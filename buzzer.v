==> flow/design.v <==
`timescale 1ns / 1ps
module Buzzer (
    input wire clk ,  
    input wire [17:0] freq,   
    output wire speaker  
);
    reg [17:0] counter ;
    reg pwm ;
    initial begin
    pwm =0;
    end
    always @ ( posedge clk ) begin
        if ( counter < freq ) begin
            counter <= counter + 1'b1;
            end 
        else begin
            pwm = ~pwm ;
            counter <= 0;
        end
    end
    assign speaker = pwm ;  
endmodule
# Reports on Buzzer
# Tool output for the design above, in the order of the flow.
# Lines are those of the file above, counted from 1.
# Cell names lack the library's common part.
design:
  design: "Buzzer"
  clock_port: "clk"
  library: "sky130hd"
  pvt_corner: "tt_025C_1v80"

# Word-level counts
# Source: Yosys, flattened and elaborated, memories not mapped. Widths are those after wreduce; folded enables and synchronous resets count as part of the registers. Registers that Yosys merges into a memory's read port (data or address) are not register bits. Print and check cells do not count. Equal cells are merged and count once.
bits:
  reg_bits: 19
  out_inout_bits: 1
classes:
  n_cmp: 1
  logic: 1
  n_addsub: 1
ops:
  columns: ["operator", "count"]
  rows:
  - ["18-bit by 1-bit adder with 18-bit output (second input constant)", 1]
  - ["18-bit less-than comparator", 1]
  - ["1-bit inverter", 1]

# Logic depth
# Depth = most cells in a row (Yosys ltp): at word level without a register or memory, in the mapped netlist without a sequential cell, where the memories' decode and read muxes count.
depth:
  depth_word: 1
  ABC_AREA: 0
  depth_mapped: 8

# Netlist
# The flow's flattened synthesis, as Yosys stat reports it; memories are mapped. The netlist is that of the ABC_AREA named above (0 if unset); the other value can give another one.
synth_totals:
  yosys_area_um2: 1311.3
  buffers: 3
  mapped_cells: 144
  flip_flops: 19
types:
  columns: ["type", "count", "area_total_um2"]
  rows:
  - ["dfxtp_1", 18, 360.346]
  - ["ha_1", 18, 225.216]
  - ["nor3_2", 10, 100.096]
  - ["inv_1", 21, 78.826]
  - ["xnor2_1", 8, 70.067]
  - ["xor2_1", 8, 70.067]
  - ["nor3_1", 11, 55.053]
  - ["nand3_1", 8, 40.038]
  - ["a21oi_1", 7, 35.034]
  - ["nand4_1", 5, 31.28]
  - ["edfxtp_1", 1, 30.029]
  - ["nand2_1", 7, 26.275]
  - ["buf_12", 1, 20.019]
  - ["o22ai_4", 1, 20.019]
  - ["a21o_1", 2, 15.014]
  - ["nor3b_1", 2, 15.014]
  - ["and3_1", 2, 12.512]
  - ["nand4_2", 1, 12.512]
# Other cell types: 11; their cells: 13.

# Timing after synthesis
# Source: OpenSTA report_checks on the synthesized netlist (no wires, ideal clock, input and output delay 20% of the period each), path of least setup slack; recovery checks are left aside. Register names are those of the netlist, which keeps one name where synthesis merged equal registers.
synth_timing:
  path_type: "input -> register"
  start: "input freq[16]"
  end: "register pwm"
  setup_ps: 289
  period_ps: 2530
  setup_slack_ps: 291
  delay_ps: 1732
  driving_pins: 6
  t_first_pin_ps: 506
  in_delay_ps: 506
  t_arrival_ps: 1949
  synth_period_reached_ps: 2239
# "delay_ps" is the arrival time less input delay plus setup time.
# "driving_pins": output pins that drive a net of the path, with the launching flip-flop's if there is one; two outputs of one cell count as two.
# "synth_period_reached_ps" = period - worst setup slack (recovery checks aside). The figure is calculated, with input and output delays left at 20% of the set period.
# The rows between start and end are the longest chain of elaborated cells between them; the timing report does not say that the signal goes this way. Where chains are equally long, one stands for them.
# Each line given opens the expression or statement behind the cell; cells for indexed reads and writes are added by Yosys, which also makes memories of some case tables.
synth_between:
  path_cell_list: "inv_1 ha_1 nand4_2 or4_4 o22ai_4 or2_2"
  elab_chain_len: 1
  cells_between: 1
  classes_between: "compare: 1"
synth_lines:
  columns: ["element", "line", "text"]
  rows:
  - ["from (decl)", 4, "input wire [17:0] freq,"]
  - ["18-bit less-than comparator", 13, "if ( counter < freq ) begin"]
  - ["to (assign)", 17, "pwm = ~pwm ;"]
  - ["to (decl)", 8, "reg pwm ;"]

# Path in the finished layout
# Path of least setup slack in the final report of flow run 2 (OpenROAD, finished layout, wires in). Where an end is a register, its clock arrival counts in the times.
# The report prints the path's times to 10 ps; the period is as set.
layout_timing:
  path_type: "input -> register"
  start: "input freq[16]"
  end: "register counter[5]"
  in_delay_ps: 540
  driving_pins: 8
  setup_slack_ps: 350
  period_ps: 2720
  t_first_pin_ps: 540
  setup_ps: 110
  t_arrival_ps: 2500
# The rows between start and end are the longest chain of elaborated cells between them; the timing report does not say that the signal goes this way. Where chains are equally long, one stands for them.
layout_between:
  path_cell_list: "clkdlybuf4s50_1 inv_1 ha_1 nand4_2 or4_4 o22ai_4 buf_4 nor3_1"
  elab_chain_len: 1
  cells_between: 1
  classes_between: "compare: 1"
layout_lines:
  columns: ["element", "line", "text"]
  rows:
  - ["from (decl)", 4, "input wire [17:0] freq,"]
  - ["18-bit less-than comparator", 13, "if ( counter < freq ) begin"]
  - ["to (assign)", 14, "counter <= counter + 1'b1;"]
  - ["to (assign)", 18, "counter <= 0;"]
  - ["to (decl)", 7, "reg [17:0] counter ;"]

# Below are 2 stored runs of the flow (Yosys, OpenROAD; platform sky130hd) on Buzzer, each with its settings and what was measured, unordered. Constraints: input delay and output delay 20% of the set period each, output load 0.01 pF.
# "achievedPeriod_ps" = clock period - worst setup slack. The figure is calculated, with input and output delays left at 20% of the set period.
# "worst_path_ps": the worst setup path's part of the clock period (all of it between registers, 20% less for each end at a port) less its slack. A launch clock that arrives late makes it longer, a capture clock that arrives late makes it shorter.
# By "final_power_mw" is meant OpenSTA's value without simulated activity: inputs other than the clock are taken to toggle once in ten clock periods, and the tool carries that through the logic.
# "worst_path_ps" is known to 10 ps.
runs:
  - name: "flow run 1"
    settings:
      period_ns: 2.08
      CORE_UTILIZATION: 62
      PLACE_DENSITY_LB_ADDON: 0.26
      HOLD_SLACK_MARGIN: -0.06
      CORE_MARGIN: 3
      CELL_PAD_IN_SITES_DETAIL_PLACEMENT: 2
      GPL_TIMING_DRIVEN: 1
      CTS_CLUSTER_SIZE: 53
      CTS_CLUSTER_DIAMETER: 368
      CAP_MARGIN: 35
      SLEW_MARGIN: 10
      MIN_ROUTING_LAYER: "met2"
      MAX_ROUTING_LAYER: "met4"
    outcome: "unfinished; error DPL-0033 in placement"
  - name: "flow run 2"
    settings:
      period_ns: 2.72
      CORE_UTILIZATION: 20
      CAP_MARGIN: 20
      CORE_MARGIN: 2
      SLEW_MARGIN: 20
    results:
      achievedPeriod_ps: 2366
      synth_chip_area_um2: 1311.3
      fin_hold_ws_ps: 552
      final_die_area_um2: 7219.9
      cell_area_final_um2: 1644.1
      util_pct: 25.9
      final_power_mw: 0.7573
      setup_ws_ps: 354
      final_setup_tns_ps: 0
      worst_path_ps: 1820
      path_kind: "input -> register"
